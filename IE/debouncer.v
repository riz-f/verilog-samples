==> flow/design.v <==
module debounce
#(
	parameter bounce_limit = 600000
)
(
	input clk,
	input switch_in,
	output reg switch_out,
	output reg switch_rise,
	output reg switch_fall
);
reg [$clog2(bounce_limit):0] bounce_count = 0;
reg [1:0] switch_shift = 0;
always @(posedge clk)
	switch_shift <= {switch_shift,switch_in};
always @(posedge clk)
begin
	if (bounce_count == 0)
	begin
		switch_rise <= switch_shift == 2'b01;
		switch_fall <= switch_shift == 2'b10;
		switch_out <= switch_shift[0];
		if (switch_shift[1] != switch_shift[0])
			bounce_count <= bounce_limit;
	end
	else
	begin
		switch_rise <= 0;
		switch_fall <= 0;
		bounce_count <= bounce_count-1;
	end
end
endmodule
# == Reports on debounce ==
# What the tools print for debounce, step after step.
# Lines are those of the file above, counted from 1.
# Operators carry their Yosys type and port widths (W data, S select, Z words).
# Not given: n/a
# inputs
design,debounce
clock,clk
lib,sky130hd
corner,tt_025C_1v80

# == Elaborated design ==
# Source: Yosys, flattened and elaborated, memories not mapped. Widths are those after wreduce. Registers that Yosys merges into a memory's read port (data or address) are not register bits. Print and check cells do not count. Equal cells are merged and count once.
# word_totals
elab_cells,13
ff_bits,26
# classes
addsub,1
n_mux,2
reduce_and_logical,1
n_eq,4
# ops
op,n
$mux W21,2
$sub A21 B1 Y21 const B,1
$logic_not A21 Y1,1
$eq A2 B1 Y1 const B,1
$ne A2 B1 Y1 const B,1
$eq A2 B2 Y1 const B,1
$ne A1 B1 Y1,1

# == Longest topological paths ==
# Longest topological path by Yosys (ltp), each cell counted once; first at word level (registers and memories cut), then after technology mapping (sequential cells cut; the memories' decode and read muxes count).
# depth
ltp_word,3
ABC_AREA,0
mapped_depth,10
depth_no_buf,7

# == Netlist ==
# The flow's flattened synthesis, as Yosys stat reports it; memories are mapped. The netlist is that of the ABC_AREA named above (0 if unset); the other value can give another one.
# by_type
type,n
sky130_fd_sc_hd__edfxtp_1,22
sky130_fd_sc_hd__dfxtp_1,4
sky130_fd_sc_hd__xnor2_1,7
sky130_fd_sc_hd__or4_1,8
sky130_fd_sc_hd__nor2_1,12
sky130_fd_sc_hd__ha_1,3
sky130_fd_sc_hd__o31ai_1,5
sky130_fd_sc_hd__xor2_1,4
sky130_fd_sc_hd__nor3_1,6
sky130_fd_sc_hd__or3_1,4
sky130_fd_sc_hd__o21a_1,3
sky130_fd_sc_hd__nand2_1,5
sky130_fd_sc_hd__nor4_1,3
sky130_fd_sc_hd__or2_2,3
sky130_fd_sc_hd__buf_2,3
sky130_fd_sc_hd__inv_1,4
sky130_fd_sc_hd__and2_1,2
sky130_fd_sc_hd__buf_6,1
# Not listed: further types 8, cells in them 9.
# synth_totals
flip_flops,26
mapped_cells,108
seq_area_um2,740.7
area_um2,1258.7
n_buf,6

# == Timing after synthesis ==
# Path of least setup slack by OpenSTA after synthesis, without wires, with an ideal clock, recovery checks aside; 20% of the period is set as input and as output delay. Where synthesis merged equal registers, the netlist keeps one of their names.
# synth_path
path_kind,register to register
from,register bounce_count[2]
to,register bounce_count[0]
driving_pins,10
n_path_buf,4
setup_ns,0.402
period_ns,3.17
path_delay_ns,3.097
setup_slack_ns,0.073
required_ns,2.768
arrival_ns,2.695
t_first_pin_ns,0.000
synth_period_reached_ns,3.097
# "path_delay_ns" = arrival - input delay + setup time.
# "driving_pins": output pins that drive a net of the path, with the launching flip-flop's if there is one; two outputs of one cell count as two.
# "synth_period_reached_ns" is the clock period less the worst setup slack; recovery checks do not enter. This is arithmetic on one report: input and output delays are still those of the set period (20% each).
# Between the ends stands the longest chain of elaborated cells between them, by number of cells; it is not shown to be the way that was timed. Of several equally long chains one is given.
# Each line given opens the expression or statement behind the cell; cells for indexed reads and writes are added by Yosys, which also makes memories of some case tables.
# The path ends at the enable pin of a flip-flop; only ways to that pin are counted.
# synth_between
path_cell_list,sky130_fd_sc_hd__edfxtp_1 > sky130_fd_sc_hd__or3_1 > sky130_fd_sc_hd__buf_2 > sky130_fd_sc_hd__or4_1 > sky130_fd_sc_hd__buf_2 > sky130_fd_sc_hd__or4_1 > sky130_fd_sc_hd__buf_2 > sky130_fd_sc_hd__clkinv_2 > sky130_fd_sc_hd__buf_6 > sky130_fd_sc_hd__nand2_1
elab_chain_len,2
# synth_lines
element,line_no,source
from (decl),12,reg [$clog2(bounce_limit):0] bounce_count = 0;
from (assign),24,bounce_count <= bounce_limit;
from (assign),30,bounce_count <= bounce_count-1;
$logic_not A21 Y1,18,if (bounce_count == 0)
$ne A2 B1 Y1,n/a,
to (assign),24,
to (assign),30,
to (decl),12,

# == Worst path after layout ==
# From the final timing report of run A: the path of least setup slack in the routed layout; clock arrival at registers is part of the times.
# layout_path
path_kind,register to register
from,register bounce_count[11]
to,register bounce_count[8]
arrival_ns,3.57
required_ns,5.41
driving_pins,10
t_first_pin_ns,0.33
n_path_buf,4
setup_slack_ns,1.84
setup_ns,0.22
period_ns,5.32
# Between the ends stands the longest chain of elaborated cells between them, by number of cells; it is not shown to be the way that was timed. Of several equally long chains one is given.
# The path ends at the enable pin of a flip-flop; only ways to that pin are counted.
# layout_between
path_cell_list,sky130_fd_sc_hd__edfxtp_1 > sky130_fd_sc_hd__or4_1 > sky130_fd_sc_hd__or2_2 > sky130_fd_sc_hd__clkbuf_1 > sky130_fd_sc_hd__or4_1 > sky130_fd_sc_hd__buf_2 > sky130_fd_sc_hd__clkinv_2 > sky130_fd_sc_hd__buf_6 > sky130_fd_sc_hd__nand2_1 > sky130_fd_sc_hd__buf_8
elab_chain_len,2
# layout_lines
element,line_no,source
from (decl),12,reg [$clog2(bounce_limit):0] bounce_count = 0;
from (assign),24,bounce_count <= bounce_limit;
from (assign),30,bounce_count <= bounce_count-1;
$logic_not A21 Y1,18,if (bounce_count == 0)
$ne A2 B1 Y1,n/a,
to (assign),24,
to (assign),30,
to (decl),12,

# Design debounce on sky130hd. What follows are 2 stored runs of the flow, each under its own settings; their order means nothing. The constraints put input and output delay at 20% of the set period each and load the outputs with 0.01 pF.
# "achievedPeriod_ns" is the run's clock period less its worst setup slack. It is reckoned from that one timing run; input and output delays stay at 20% of the period that was set.
# "worstPathTime_ns" means the part of the period allowed to the worst setup path (the constraints hold back 20% at inputs and 20% at outputs) less its slack; where the path has registers, the arrival times of their clocks count too.
# "power_uw" rests on the timing tool's default activity at the inputs, not on a simulated workload.
# Among the settings, . means not set for that run.
# A result given as . is not shown for that run.
item,run A,run B
period_ns,5.32,4.68
CORE_UTILIZATION,53,56
HOLD_SLACK_MARGIN,0.08,.
CORE_ASPECT_RATIO,1.28,.
CELL_PAD_IN_SITES_DETAIL_PLACEMENT,2,0
GPL_TIMING_DRIVEN,0,0
CAP_MARGIN,40,20
SLEW_MARGIN,20,40
CORE_MARGIN,2,10
CELL_PAD_IN_SITES_GLOBAL_PLACEMENT,.,2
TNS_END_PERCENT,.,65
ABC_AREA,.,1
GPL_ROUTABILITY_DRIVEN,.,0
MIN_ROUTING_LAYER,.,met1
synthesis_area_um2,1258.7,.
total_die_area_um2,2783.8,.
finish.stdcell_area_um2,1381.3,.
utilization_pct,60.0,.
fin_ws_ns,1.845,.
setup_tns_ns,0.000,.
ws_hold_ns,0.398,.
power_uw,565.2,.
achievedPeriod_ns,3.475,.
worstPathTime_ns,3.48,.
worst_path_kind,register to register,.
# Run B: no results, placement failed with GPL-0301
